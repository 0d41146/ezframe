==> flow/design.v <==
module Cfu (
  input               cmd_valid,
  output              cmd_ready,
  input      [9:0]    cmd_payload_function_id,
  input      [31:0]   cmd_payload_inputs_0,
  input      [31:0]   cmd_payload_inputs_1,
  output              rsp_valid,
  input               rsp_ready,
  output     [31:0]   rsp_payload_outputs_0,
  input               reset,
  input               clk
);
  assign rsp_valid = cmd_valid;
  assign cmd_ready = rsp_ready;
  reg [31:0] a_cdt [0:31];  
  reg [31:0] a_col [0:31];  
  reg [31:0] a_pos [0:31];  
  reg [31:0] a_neg [0:31];  
  reg [31:0] r_h    = 0;        
  reg [31:0] r_r    = 0;        
  reg [31:0] r_ret  = 0;        
  integer i;
  initial begin
    for (i = 0; i <= 31; i = i + 1) begin
      a_cdt[i] = 0;
      a_col[i] = 0;
      a_pos[i] = 0;
      a_neg[i] = 0;
    end
  end
  wire        cfu_init        = (cmd_payload_function_id == 0);
  wire        cfu_kernel      = (cmd_payload_function_id == 1);
  wire        cfu_get_ret     = (cmd_payload_function_id == 2);
  wire        w_bool          = ~(r_r == 0 && r_h - 1 == 0);
  wire [31:0] lsb             = (-r_r) & r_r;
  always @(posedge clk) begin
    if (cmd_valid) begin
      if (cfu_init) begin
        r_h       <= 1;
        r_r       <= (1 << cmd_payload_inputs_0);
        a_col[1]  <= (1 << 16) - 1;
        a_pos[1]  <= 0;
        a_neg[1]  <= 0;
        r_ret     <= 0;
      end
      if (cfu_kernel) begin
        if (r_r) begin
          a_cdt[r_h + 1] <= r_r & ~lsb;
          a_col[r_h + 1] <= a_col[r_h] & ~lsb;
          a_pos[r_h + 1] <= (a_pos[r_h] | lsb) << 1;
          a_neg[r_h + 1] <= (a_neg[r_h] | lsb) >> 1;
          r_r <= (a_col[r_h] & ~lsb) &
                ~(((a_pos[r_h] | lsb) << 1) |
                  ((a_neg[r_h] | lsb) >> 1));
          r_h <= r_h + 1;
        end else begin
          r_r <= a_cdt[r_h];
          r_h <= r_h - 1;
          if (r_h - 1 == 16) begin
            r_ret <= r_ret + 1;
          end
        end
      end
    end
  end
  assign rsp_payload_outputs_0 = (cfu_init)         ? 0 :
                                 (cfu_kernel)       ? w_bool :
                                 (cfu_get_ret)      ? r_ret : -1;
endmodule
From RTL to reports: Cfu
What the tools print for Cfu, step after step. Line numbers count from 1 in the design file above. Library cell names are shortened. Not given: -

Top module: Cfu. Clock: clk. Standard-cell library: sky130hd. Library corner: tt_025C_1v80.

Elaborated design
Source: Yosys, flattened and elaborated, memories not mapped. Widths are those after wreduce. Registers that Yosys merges into a memory's read port (data or address) are not register bits. Print and check cells do not count. Memory sizes are those after Yosys's memory passes, which may raise the word count (mostly to a power of two), join words into wider ones and drop unused or constant bits.

ROM bits: 0. Word-level cells: 77. The entry for memory cells reads 4. The figure for bits in latches is 0. The figure for bits in writable memories is 4096. The entry for clocked read ports x word width reads 0. Under output and inout bits stands 34. For bits in registers the number is 96.

For shift operators the number is 1. The figure for reduce/logical cells is 10. For bitwise gates (word level) the number is 10. The entry for magnitude comparators reads 0. Add/sub/neg operators: 4. Eq/ne operators: 3. Divide/modulo/power cells: 0. Under $mul stands 0. For muxes and demuxes the number is 42.

Memory list: a_cdt (words 32, bits a word 32, read ports 1, write ports 1, RTL line 15) `reg [31:0] a_cdt [0:31];`; a_col (words 32, bits a word 32, read ports 1, write ports 1, RTL line 16) `reg [31:0] a_col [0:31];`; a_neg (words 32, bits a word 32, read ports 1, write ports 1, RTL line 18) `reg [31:0] a_neg [0:31];`; a_pos (words 32, bits a word 32, read ports 1, write ports 1, RTL line 17) `reg [31:0] a_pos [0:31];`.

Operators by type and width (number): 32-bit two-way mux (28); 32-bit bitwise AND (4); 32-bit OR reduction (3); 32-bit by 1-bit adder with 32-bit output (second input constant) (2); 32-bit NOT (2); 32-bit zero test (2); 2-bit by 32-bit left shift with 32-bit output (first input constant) (1); 32-bit by 1-bit subtractor with 32-bit output (second input constant) (1); 32-bit by 31-bit bitwise OR with 32-bit output (1); 32-bit bitwise OR (1); 32-bit by 5-bit equality test with 1-bit output (second input constant) (1); 32-bit negation (1); 32-bit nonzero test (1); 31-bit bitwise OR (1); 5-bit two-way mux (6); 10-bit by 1-bit equality test with 1-bit output (second input constant) (1); 10-bit by 2-bit equality test with 1-bit output (second input constant) (1); 10-bit zero test (1); 1-bit two-way mux (8); 2-bit AND reduction (1); 2-bit nonzero test (1); 1-bit logical AND (1); 1-bit NOT (1).

Depth
Longest topological path by Yosys (ltp), each cell counted once; first at word level (registers and memories cut), then after technology mapping (sequential cells cut; the memories' decode and read muxes count).

Depth after elaboration: 8. The entry for ABC_AREA reads 0. Mapped depth: 17.

Netlist
Source: synth_stat.txt of the flow (Yosys; design flattened, memories mapped). It holds for the ABC_AREA given above (unset counts as 0); a run with the other value may have another netlist. Totals and module areas in this step are rounded.

Cells by type (number): edfxtp_1 (4032); mux4_2 (1228); nor2_1 (241); mux2i_1 (77); clkbuf_1 (174); nand2_1 (169); buf_2 (90); nand3_1 (73); a21oi_1 (66); buf_1 (88); and2_1 (37); nor4_1 (33); o221ai_1 (22); a21o_1 (24); xnor2_1 (20); nand4_1 (27); or3_1 (26); nor3_1 (32).

Other cell types: 54; their cells: 317.

For sequential area the number is 121000 um2. Under cell count stands 6776. For cell area after synthesis the number is 157000 um2. The figure for flip-flops is 4032. Buffer cells: 359.

Timing after synthesis
Path of least setup slack by OpenSTA after synthesis, without wires, with an ideal clock, recovery checks aside; 20% of the period is set as input and as output delay. Where synthesis merged equal registers, the netlist keeps one of their names.

Path type: input-to-reg. From: in cmd_payload_function_id[7]. To: mem a_col[5][0]. The figure for time at the first pin is 3.400 ns. For buffers on the path the number is 0. Slack: 6.137 ns. The entry for arrival reads 10.319 ns. Under required time stands 16.456 ns. The figure for driving pins on the path is 5. For clock period the number is 17.0 ns. The entry for path delay reads 7.463 ns. Setup time: 0.544 ns. The figure for period reached after synthesis is 10.863 ns.

"path delay" = arrival - input delay + setup time. "driving pins on the path" counts driving pins, that of a launching flip-flop among them; a cell with two outputs on the path counts twice. "period reached after synthesis" = period - worst setup slack (recovery checks aside). The figure is calculated, with input and output delays left at 20% of the set period. The rows between start and end are the longest chain of elaborated cells between them; the timing report does not say that the signal goes this way. Where chains are equally long, one stands for them. Each line given opens the expression or statement behind the cell; cells for indexed reads and writes are added by Yosys, which also makes memories of some case tables. Only ways into the end's enable, where the timed path ends, are counted here.

Path through: or4_1 nor3_2 and2_1 nand3_1 nor2_1. Cells in the longest elaborated chain: 5. The entry for elaborated cells on any way between the ends reads 11. Classes of those cells: 1 x eq/ne; 8 x mux; 2 x reduce/logical.

RTL lines, path post-synthesis: start: declaration (RTL line 4) `input      [9:0]    cmd_payload_function_id,`; 10-bit by 1-bit equality test with 1-bit output (RTL line 32) `wire        cfu_kernel      = (cmd_payload_function_id == 1);`; 1-bit two-way mux (RTL line 46) `if (cfu_kernel) begin`; 1-bit two-way mux (RTL line 37) `if (cmd_valid) begin`; 32-bit OR reduction; 5-bit two-way mux; end: declaration (RTL line 16) `reg [31:0] a_col [0:31];`.

Path in the finished layout
From the final timing report of run 1: the path of least setup slack in the routed layout; clock arrival at registers is part of the times.

Path type: input-to-output. From: in cmd_payload_function_id[7]. To: out rsp_payload_outputs_0[0]. For clock period the number is 10.9 ns. Slack: 2.81 ns. The figure for driving pins on the path is 11. For buffers on the path the number is 4. The entry for arrival reads 5.91 ns. Under required time stands 8.72 ns. The figure for time at the first pin is 2.18 ns.

The rows between start and end are the longest chain of elaborated cells between them; the timing report does not say that the signal goes this way. Where chains are equally long, one stands for them.

Path through: clkdlybuf4s50_1 or4_1 nor3_4 buf_4 nand4_1 nand4b_1 or4_1 buf_4 nor2_1 a21oi_1 clkdlybuf4s50_1. Cells in the longest elaborated chain: 4. The entry for elaborated cells on any way between the ends reads 6. Classes of those cells: 2 x eq/ne; 3 x mux; 1 x reduce/logical.

RTL lines, path post-layout: start: declaration (RTL line 4) `input      [9:0]    cmd_payload_function_id,`; 10-bit by 2-bit equality test with 1-bit output (RTL line 33) `wire        cfu_get_ret     = (cmd_payload_function_id == 2);`; 32-bit two-way mux (RTL line 68) `(cfu_get_ret)      ? r_ret : -1;`; 32-bit two-way mux (RTL line 67) `(cfu_kernel)       ? w_bool :`; 32-bit two-way mux (RTL line 66) `assign rsp_payload_outputs_0 = (cfu_init)         ? 0 :`; end: declaration (RTL line 9) `output     [31:0]   rsp_payload_outputs_0,`.

Stored flow runs of Cfu (2 of them; Yosys, OpenROAD, sky130hd). They differ in their settings and are not a sequence. Constraints: input delay and output delay 20% of the set period each, output load 0.01 pF. "clock period achieved" is the run's clock period less its worst setup slack. It is reckoned from that one timing run; input and output delays stay at 20% of the period that was set. "time on the worst setup path" means the part of the period allowed to the worst setup path (the constraints hold back 20% at inputs and 20% at outputs) less its slack; where the path has registers, the arrival times of their clocks count too. By "total power of the final layout" is meant OpenSTA's value without simulated activity: inputs other than the clock are taken to toggle once in ten clock periods, and the tool carries that through the logic. The results are shown rounded.

Run 1 has these settings: period_ns 10.9; CORE_UTILIZATION 18; SETUP_SLACK_MARGIN 0.9; PLACE_DENSITY_LB_ADDON 0.19; CORE_MARGIN 5; CELL_PAD_IN_SITES_GLOBAL_PLACEMENT 3; TNS_END_PERCENT 15; CTS_CLUSTER_SIZE 24; CAP_MARGIN 35; MAX_ROUTING_LAYER met4; SLEW_MARGIN 20. The post-route worst hold slack stands at 0.605 ns. The total power of the final layout reads 31800 uW. For the cell area after synthesis the run shows 157000 um2. The standard-cell area of the final layout stands at 191000 um2. The worst setup slack after layout reads 2.81 ns. The utilization comes to 0.219. The clock period achieved comes to 8.085 ns. The measured time on the worst setup path is 3.73 ns. Critical path type: input-to-output. For the area of the die the run shows 891000 um2. The post-route setup TNS reads 0.000 ns.

Run 2 has these settings: period_ns 12.6; CAP_MARGIN 20; CORE_MARGIN 2; CORE_UTILIZATION 40; SLEW_MARGIN 20. For the cell area after synthesis the run shows 157000 um2. The total power of the final layout reads 26300 uW. The worst setup slack after layout reads 4.36 ns. The post-route worst hold slack stands at 0.621 ns. The post-route setup TNS reads 0.000 ns. The clock period achieved comes to 8.235 ns. The utilization comes to 0.457. The measured time on the worst setup path is 3.20 ns. Critical path type: input-to-output. The standard-cell area of the final layout stands at 179000 um2. For the area of the die the run shows 398000 um2.
